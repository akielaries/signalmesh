==> flow/design.v <==
parameter RGMII_INPUT_DELAY_VALUE = 100;
parameter MIIM_CLK_DIVIDER = 20;
parameter DEVICE = "1N/2A_Series";
module apb_memmap (
    input        APBCLK,
    input        APBRESET,
    input [31:0] PADDR,
    input        PSEL,
    input        PENABLE,
    input        PWRITE,
    input [31:0] PWDATA,
    output [31:0] PRDATA,
    output       PREADY,
    output       PSLVERR
);
    localparam SYSINFO_BASE = 20'h00000;
    localparam SYSINFO_SIZE = 20'h00014;
    localparam GPIO_BASE    = 20'h00020;
    localparam GPIO_SIZE    = 20'h00008;
    wire [31:0] sysinfo_prdata;
    wire        sysinfo_pready;
    wire [31:0] gpio_prdata;
    wire        gpio_pready;
    wire sysinfo_sel = PSEL && (PADDR[19:0] < 20'h14);
    wire gpio_sel    = PSEL && (PADDR[19:0] >= 20'h20 && PADDR[19:0] < 20'h30);
    system_info sysinfo_inst (
        .APBCLK(APBCLK),
        .APBRESET(APBRESET),
        .PADDR(PADDR),
        .PSEL(PSEL & sysinfo_sel),
        .PENABLE(PENABLE),
        .PWRITE(PWRITE),
        .PWDATA(PWDATA),
        .PRDATA(sysinfo_prdata),
        .PREADY(sysinfo_pready),
        .PSLVERR()
    );
    wire [31:0] gpio_out;
    wire [31:0] gpio_stat = 32'h00C0FFEE;
    gpio gpio_inst (
        .APBCLK   (APBCLK),
        .APBRESET (APBRESET),
        .PADDR    (PADDR),
        .PSEL     (PSEL & gpio_sel),
        .PENABLE  (PENABLE),
        .PWRITE   (PWRITE),
        .PWDATA   (PWDATA),
        .PRDATA   (gpio_prdata),
        .PREADY   (gpio_pready),
        .PSLVERR  (),
        .gpio_out (gpio_out),
        .gpio_stat(gpio_stat)
    );
    assign PRDATA =
        sysinfo_sel ? sysinfo_prdata :
        gpio_sel    ? gpio_prdata :
                      32'h00000000;
    assign PREADY =
        sysinfo_sel ? sysinfo_pready :
        gpio_sel    ? gpio_pready :
                      1'b1;
    assign PSLVERR = 1'b0;
endmodule
module gpio (
    input         APBCLK,
    input         APBRESET,
    input  [31:0] PADDR,
    input         PSEL,
    input         PENABLE,
    input         PWRITE,
    input  [31:0] PWDATA,
    output [31:0] PRDATA,
    output        PREADY,
    output        PSLVERR,
    output [31:0] gpio_out,
    input  [31:0] gpio_stat
);
    wire [31:0] prdata_cheby;
    wire        pready_cheby;
    gpio_regs u_regs (
        .pclk    (APBCLK),
        .presetn (APBRESET),
        .paddr   (PADDR[2:2]),
        .psel    (PSEL),
        .pwrite  (PWRITE),
        .penable (PENABLE),
        .pready  (pready_cheby),
        .pwdata  (PWDATA),
        .pstrb   (4'b1111),
        .prdata  (prdata_cheby),
        .pslverr (),
        .out_o   (gpio_out),
        .stat_i  (gpio_stat)
    );
    assign PRDATA  = prdata_cheby;
    assign PREADY  = pready_cheby;
    assign PSLVERR = 1'b0;
endmodule
module gpio_regs
  (
    input   wire pclk,
    input   wire presetn,
    input   wire [2:2] paddr,
    input   wire psel,
    input   wire pwrite,
    input   wire penable,
    output  wire pready,
    input   wire [31:0] pwdata,
    input   wire [3:0] pstrb,
    output  wire [31:0] prdata,
    output  wire pslverr,
    output  wire [31:0] out_o,
    input   wire [31:0] stat_i
  );
  wire wr_req;
  wire [2:2] wr_addr;
  wire [31:0] wr_data;
  wire rd_req;
  wire [2:2] rd_addr;
  reg [31:0] rd_data;
  reg wr_ack;
  reg rd_ack;
  reg [31:0] out_reg;
  reg out_wreq;
  wire out_wack;
  reg rd_ack_d0;
  reg [31:0] rd_dat_d0;
  reg wr_req_d0;
  reg [2:2] wr_adr_d0;
  reg [31:0] wr_dat_d0;
  assign wr_req = (psel & pwrite) & ~penable;
  assign wr_addr = paddr;
  assign wr_data = pwdata;
  always @(pstrb)
  ;
  assign rd_req = (psel & ~pwrite) & ~penable;
  assign rd_addr = paddr;
  assign prdata = rd_data;
  assign pready = wr_ack | rd_ack;
  assign pslverr = 1'b0;
  always @(posedge(pclk))
  begin
    if (!presetn)
      begin
        rd_ack <= 1'b0;
        rd_data <= 32'b00000000000000000000000000000000;
        wr_req_d0 <= 1'b0;
        wr_adr_d0 <= 1'b0;
        wr_dat_d0 <= 32'b00000000000000000000000000000000;
      end
    else
      begin
        rd_ack <= rd_ack_d0;
        rd_data <= rd_dat_d0;
        wr_req_d0 <= wr_req;
        wr_adr_d0 <= wr_addr;
        wr_dat_d0 <= wr_data;
      end
  end
  assign out_o = out_reg;
  assign out_wack = out_wreq;
  always @(posedge(pclk))
  begin
    if (!presetn)
      out_reg <= 32'b00000000000000000000000000000000;
    else
      if (out_wreq == 1'b1)
        out_reg <= wr_dat_d0;
  end
  always @(wr_adr_d0, wr_req_d0, out_wack)
  begin
    out_wreq = 1'b0;
    case (wr_adr_d0[2:2])
    1'b0:
      begin
        out_wreq = wr_req_d0;
        wr_ack = out_wack;
      end
    1'b1:
      wr_ack = wr_req_d0;
    default:
      wr_ack = wr_req_d0;
    endcase
  end
  always @(rd_addr, rd_req, out_reg, stat_i)
  begin
    rd_dat_d0 = {32{1'bx}};
    case (rd_addr[2:2])
    1'b0:
      begin
        rd_ack_d0 = rd_req;
        rd_dat_d0 = out_reg;
      end
    1'b1:
      begin
        rd_ack_d0 = rd_req;
        rd_dat_d0 = stat_i;
      end
    default:
      rd_ack_d0 = rd_req;
    endcase
  end
endmodule
module system_info (
    input         APBCLK,
    input         APBRESET,
    input  [31:0] PADDR,
    input         PSEL,
    input         PENABLE,
    input         PWRITE,
    input  [31:0] PWDATA,
    output [31:0] PRDATA,
    output        PREADY,
    output [1:0]  PSLVERR
);
    wire [31:0] prdata_cheby;
    wire        pready_cheby;
    sysinfo_regs u_regs (
        .pclk(APBCLK),
        .presetn(APBRESET),
        .paddr(PADDR[4:2]),    
        .psel(PSEL),
        .pwrite(PWRITE),
        .penable(PENABLE),
        .pready(pready_cheby),
        .pwdata(PWDATA),
        .pstrb(4'b1111),
        .prdata(prdata_cheby),
        .pslverr(),
        .magic_i(32'hDEADBEEF),
        .mfg_code_A_i(32'h476F7769),
        .mfg_code_B_i(32'h6E36304B),
        .version_patch_i(8'd0),
        .version_minor_i(8'd0),
        .version_major_i(16'd1),
        .cheby_version_patch_i(8'd0),
        .cheby_version_minor_i(8'd7),
        .cheby_version_major_i(16'd1)
    );
    assign PRDATA  = prdata_cheby;
    assign PREADY  = pready_cheby;
    assign PSLVERR = 2'b00;
endmodule
module sysinfo_regs
  (
    input   wire pclk,
    input   wire presetn,
    input   wire [4:2] paddr,
    input   wire psel,
    input   wire pwrite,
    input   wire penable,
    output  wire pready,
    input   wire [31:0] pwdata,
    input   wire [3:0] pstrb,
    output  wire [31:0] prdata,
    output  wire pslverr,
    input   wire [31:0] magic_i,
    input   wire [31:0] mfg_code_A_i,
    input   wire [31:0] mfg_code_B_i,
    input   wire [7:0] version_patch_i,
    input   wire [7:0] version_minor_i,
    input   wire [15:0] version_major_i,
    input   wire [7:0] cheby_version_patch_i,
    input   wire [7:0] cheby_version_minor_i,
    input   wire [15:0] cheby_version_major_i
  );
  wire wr_req;
  wire [4:2] wr_addr;
  wire rd_req;
  wire [4:2] rd_addr;
  reg [31:0] rd_data;
  reg wr_ack;
  reg rd_ack;
  reg rd_ack_d0;
  reg [31:0] rd_dat_d0;
  reg wr_req_d0;
  reg [4:2] wr_adr_d0;
  assign wr_req = (psel & pwrite) & ~penable;
  assign wr_addr = paddr;
  always @(pstrb)
  ;
  assign rd_req = (psel & ~pwrite) & ~penable;
  assign rd_addr = paddr;
  assign prdata = rd_data;
  assign pready = wr_ack | rd_ack;
  assign pslverr = 1'b0;
  always @(posedge(pclk))
  begin
    if (!presetn)
      begin
        rd_ack <= 1'b0;
        rd_data <= 32'b00000000000000000000000000000000;
        wr_req_d0 <= 1'b0;
        wr_adr_d0 <= 3'b000;
      end
    else
      begin
        rd_ack <= rd_ack_d0;
        rd_data <= rd_dat_d0;
        wr_req_d0 <= wr_req;
        wr_adr_d0 <= wr_addr;
      end
  end
  always @(wr_adr_d0, wr_req_d0)
  case (wr_adr_d0[4:2])
  3'b000:
    wr_ack = wr_req_d0;
  3'b001:
    wr_ack = wr_req_d0;
  3'b010:
    wr_ack = wr_req_d0;
  3'b011:
    wr_ack = wr_req_d0;
  3'b100:
    wr_ack = wr_req_d0;
  default:
    wr_ack = wr_req_d0;
  endcase
  always @(rd_addr, rd_req, magic_i, mfg_code_A_i, mfg_code_B_i, version_patch_i, version_minor_i, version_major_i, cheby_version_patch_i, cheby_version_minor_i, cheby_version_major_i)
  begin
    rd_dat_d0 = {32{1'bx}};
    case (rd_addr[4:2])
    3'b000:
      begin
        rd_ack_d0 = rd_req;
        rd_dat_d0 = magic_i;
      end
    3'b001:
      begin
        rd_ack_d0 = rd_req;
        rd_dat_d0 = mfg_code_A_i;
      end
    3'b010:
      begin
        rd_ack_d0 = rd_req;
        rd_dat_d0 = mfg_code_B_i;
      end
    3'b011:
      begin
        rd_ack_d0 = rd_req;
        rd_dat_d0[7:0] = version_patch_i;
        rd_dat_d0[15:8] = version_minor_i;
        rd_dat_d0[31:16] = version_major_i;
      end
    3'b100:
      begin
        rd_ack_d0 = rd_req;
        rd_dat_d0[7:0] = cheby_version_patch_i;
        rd_dat_d0[15:8] = cheby_version_minor_i;
        rd_dat_d0[31:16] = cheby_version_major_i;
      end
    default:
      rd_ack_d0 = rd_req;
    endcase
  end
endmodule
Tool chain data of apb_memmap
What the tools print for apb_memmap, step after step.
Lines are those of the file above, counted from 1.
Operators: Yosys type, input widths -> output width; for muxes data width and select width s.
Cell names lack the library's common part.
Not given: -
- top module: apb_memmap
- clock input: APBCLK
- cell library: sky130hd
- corner: tt_025C_1v80

Elaborated design
Yosys after proc, flatten, opt, wreduce and memory -nomap, before mapping. Enables and synchronous resets that opt folds into registers are not counted as muxes. Memory bits, and registers merged into a memory's read port (data or address), are not among the register bits. Print and check cells are not counted. Equal cells are merged and count once.
- equality and inequality tests: 4
- order comparisons: 3
- bitwise logic cells: 16
- noted multiplexer cells: 10
- noted reduce/logical cells: 5
- operator list (kind ; number):
    $pmux 32 s2 ; 1
    $pmux 16 s4 ; 1
    $mux 32 ; 2
    $pmux 8 s5 ; 1
    $pmux 8 s4 ; 1
    $lt 20x5->1 const B ; 1
    $ge 20x6->1 const B ; 1
    $lt 20x6->1 const B ; 1
    $and 1x1->1 ; 10
    $eq 3x2->1 const B ; 2
    $not 1->1 ; 4
    $pmux 1 s2 ; 2
    $logic_and 1x1->1 ; 3
    $eq 3x1->1 const B ; 1
    $eq 3x3->1 const B ; 1
    $logic_not 3->1 ; 1
    $or 1x1->1 ; 2
    $reduce_or 2->1 ; 1
    $mux 1 ; 2
- bits of input ports: 69
- noted bits in registers: 133
- elaborated cells at 47

Logic depth
Depth = most cells in a row (Yosys ltp): at word level without a register or memory, in the mapped netlist without a sequential cell, where the memories' decode and read muxes count.
- depth in word-level cells: 6
- ABC_AREA: 0
- gate-level depth with buffers: 5
- noted mapped depth without buffers: 3

After synthesis
Yosys stat after the flow's synthesis: flattened, memories mapped to cells. It holds for the ABC_AREA given above (unset counts as 0); a run with the other value may have another netlist.
- cell types (cell type ; number):
    dfxtp_1 ; 113
    nand2_1 ; 83
    and2_1 ; 49
    a21boi_0 ; 24
    a32oi_1 ; 16
    o21a_1 ; 16
    a21oi_1 ; 19
    a21boi_1 ; 11
    nor2_1 ; 22
    buf_2 ; 12
    clkbuf_1 ; 15
    buf_6 ; 3
    nor4_2 ; 2
    nor4_4 ; 1
    nand3_1 ; 4
    nor2b_1 ; 3
    and3b_1 ; 2
    nor3b_1 ; 2
Other cell types: 18; their cells: 20.
- cells in the netlist: 417
- noted buffers: 33
- synthesis area: 0.0039826 mm²
- mapped flip-flops: 113
By module: a second synthesis without flattening, with its own total; a netlist apart from the flattened one above.
- cells (unflattened synthesis) at 716
- area total of the unflattened synthesis: 0.0063799 mm²
Each row is one instance without its submodules.
- modules (module ; cells ; area (mm²) ; sequential area (mm²) ; times used):
    gpio_regs ; 321 ; 0.0035134 ; 0.0019819 ; 1
    sysinfo_regs ; 293 ; 0.0021946 ; 0.0006807 ; 1
    apb_memmap ; 95 ; 0.0006344 ; 0 ; 1
    system_info ; 4 ; 0.0000225 ; 0 ; 1
    gpio ; 3 ; 0.000015 ; 0 ; 1

Path before layout
OpenSTA on the mapped netlist: ideal clock, no wires. The path of least setup slack (recovery checks aside). Input and output delay are each 20% of the period. Register names are those of the netlist, which keeps one name where synthesis merged equal registers.
- path kind: input port to output port
- from: input PADDR[9]
- to: output PRDATA[25]
- noted stages: 4
- noted delay of the path: 0.928 ns
- noted arrival: 1.296 ns
- clock period at 1.84 ns
- time at the first pin: 0.368 ns
- noted buffers on the path: 1
- noted path slack: 0.176 ns
- noted external output delay: 0.368 ns
- period reached after synthesis at 1.664 ns
"delay of the path" is the arrival time less input delay plus setup time.
At an output port there is no setup time.
"stages" counts driving pins, that of a launching flip-flop among them; a cell with two outputs on the path counts twice.
"period reached after synthesis" = period - worst setup slack (recovery checks aside). The figure is calculated, with input and output delays left at 20% of the set period.
The rows between start and end are the longest chain of elaborated cells between them; the timing report does not say that the signal goes this way. Where chains are equally long, one stands for them.
Each line given opens the expression or statement behind the cell; cells for indexed reads and writes are added by Yosys, which also makes memories of some case tables.
- path through: nor4_2 -> nand4_2 -> buf_6 -> a21oi_1
- noted cells in the longest elaborated chain: 5
- elaborated cells between the ends (all ways): 8
- RTL lines, path post-synthesis (item ; RTL line ; text):
    from (decl) ; 7 ; input [31:0] PADDR,
    $ge 20x6->1 ; 25 ; wire gpio_sel    = PSEL && (PADDR[19:0] >= 20'h20 && PADDR[19:0] < 20'h30);
    $logic_and 1x1->1 x2 ; 25 ;
    $mux 32 ; 56 ; gpio_sel    ? gpio_prdata :
    $mux 32 ; 55 ; sysinfo_sel ? sysinfo_prdata :
    to (decl) ; 12 ; output [31:0] PRDATA,

Timing after layout
From the final timing report of flow run 2: the path of least setup slack in the routed layout; clock arrival at registers is part of the times.
- path kind: input port to output port
- from: input PADDR[12]
- to: output PRDATA[24]
- noted buffers on the path: 4
- clock period at 1.13 ns
- noted path slack: -0.55 ns
- noted external output delay: 0.23 ns
- noted stages: 7
- time at the first pin: 0.23 ns
- noted arrival: 1.45 ns
The rows between start and end are the longest chain of elaborated cells between them; the timing report does not say that the signal goes this way. Where chains are equally long, one stands for them.
- path through: buf_6 -> nor4_4 -> nand4_4 -> buf_12 -> buf_12 -> a21oi_4 -> buf_2
- noted cells in the longest elaborated chain: 5
- elaborated cells between the ends (all ways): 8
- RTL lines, path after layout (item ; RTL line ; text):
    from (decl) ; 7 ; input [31:0] PADDR,
    $ge 20x6->1 ; 25 ; wire gpio_sel    = PSEL && (PADDR[19:0] >= 20'h20 && PADDR[19:0] < 20'h30);
    $logic_and 1x1->1 x2 ; 25 ;
    $mux 32 ; 56 ; gpio_sel    ? gpio_prdata :
    $mux 32 ; 55 ; sysinfo_sel ? sysinfo_prdata :
    to (decl) ; 12 ; output [31:0] PRDATA,

Data sheet: physical implementation of apb_memmap

apb_memmap through Yosys and OpenROAD on sky130hd: 2 stored runs, unordered, with their settings and measured results. The constraints put input and output delay at 20% of the set period each and load the outputs with 0.01 pF.
"period achieved" is the run's clock period less its worst setup slack. It is reckoned from that one timing run; input and output delays stay at 20% of the period that was set.
"worst path time" = time allowed to the worst setup path (clock period - input delay - output delay, where it has them) - its slack; a late launch clock adds to it, a late capture clock takes from it.
By "total power of the final layout" is meant OpenSTA's value without simulated activity: inputs other than the clock are taken to toggle once in ten clock periods, and the tool carries that through the logic.

Flow run 1

==> flow/run.sh <==
#!/bin/bash
# the make line also repeats the synthesis and layout settings of config.mk as NAME=value (left out here)
make -C /OpenROAD-flow-scripts/flow DESIGN_CONFIG=/design/flow/config.mk WORK_HOME=/design/flow/orfs CLKGATE_MAP_FILE= finish
==> flow/config.mk <==
export PLATFORM = sky130hd
export DESIGN_NAME = apb_memmap
export DESIGN_NICKNAME = apb_memmap
export VERILOG_FILES = /design/flow/design.v
export SDC_FILE = /design/flow/constraint.sdc
export NUM_CORES = 4
export LEC_CHECK = 0
export CAP_MARGIN = 20
export CORE_MARGIN = 2
export CORE_UTILIZATION = 72
export SLEW_MARGIN = 20
==> flow/constraint.sdc <==
create_clock -name core_clock -period 1.72 [get_ports {APBCLK}]
set_input_delay 0.3440 -clock core_clock [delete_from_list [all_inputs] [get_ports {APBCLK}]]
set_output_delay 0.3440 -clock core_clock [all_outputs]
set_load 0.01 [all_outputs]

Flow run 1: unfinished; error DPL-0038 in clock tree synthesis.

Flow run 2

==> flow/run.sh <==
#!/bin/bash
# the make line also repeats the synthesis and layout settings of config.mk as NAME=value (left out here)
make -C /OpenROAD-flow-scripts/flow DESIGN_CONFIG=/design/flow/config.mk WORK_HOME=/design/flow/orfs CLKGATE_MAP_FILE= finish
==> flow/config.mk <==
export PLATFORM = sky130hd
export DESIGN_NAME = apb_memmap
export DESIGN_NICKNAME = apb_memmap
export VERILOG_FILES = /design/flow/design.v
export SDC_FILE = /design/flow/constraint.sdc
export NUM_CORES = 4
export LEC_CHECK = 0
export CAP_MARGIN = 0
export CORE_ASPECT_RATIO = 0.54
export CORE_MARGIN = 2
export CORE_UTILIZATION = 30
export CTS_CLUSTER_DIAMETER = 63
export GPL_TIMING_DRIVEN = 0
export MAX_ROUTING_LAYER = met4
export MIN_ROUTING_LAYER = met1
export PLACE_DENSITY = 0.82
export SETUP_SLACK_MARGIN = 0.16
export SLEW_MARGIN = 20
export TNS_END_PERCENT = 90
==> flow/constraint.sdc <==
create_clock -name core_clock -period 1.13 [get_ports {APBCLK}]
set_input_delay 0.2260 -clock core_clock [delete_from_list [all_inputs] [get_ports {APBCLK}]]
set_output_delay 0.2260 -clock core_clock [all_outputs]
set_load 0.01 [all_outputs]

Measured in flow run 2:
- total power of the final layout: 11.051 mW
- utilization after layout: 0.541
- final worst hold slack: 0.203 ns
- noted the synthesized cell area: 0.0039826 mm²
- worst path time at 1.23 ns
- kind of the worst setup path: input port to output port
- period achieved: 1.679 ns
- total negative slack on setup checks: -18.756 ns
- setup slack of the critical path at -0.549 ns
- noted the std-cell area (final layout): 0.0069004 mm²
- total die area at 0.0142572 mm²
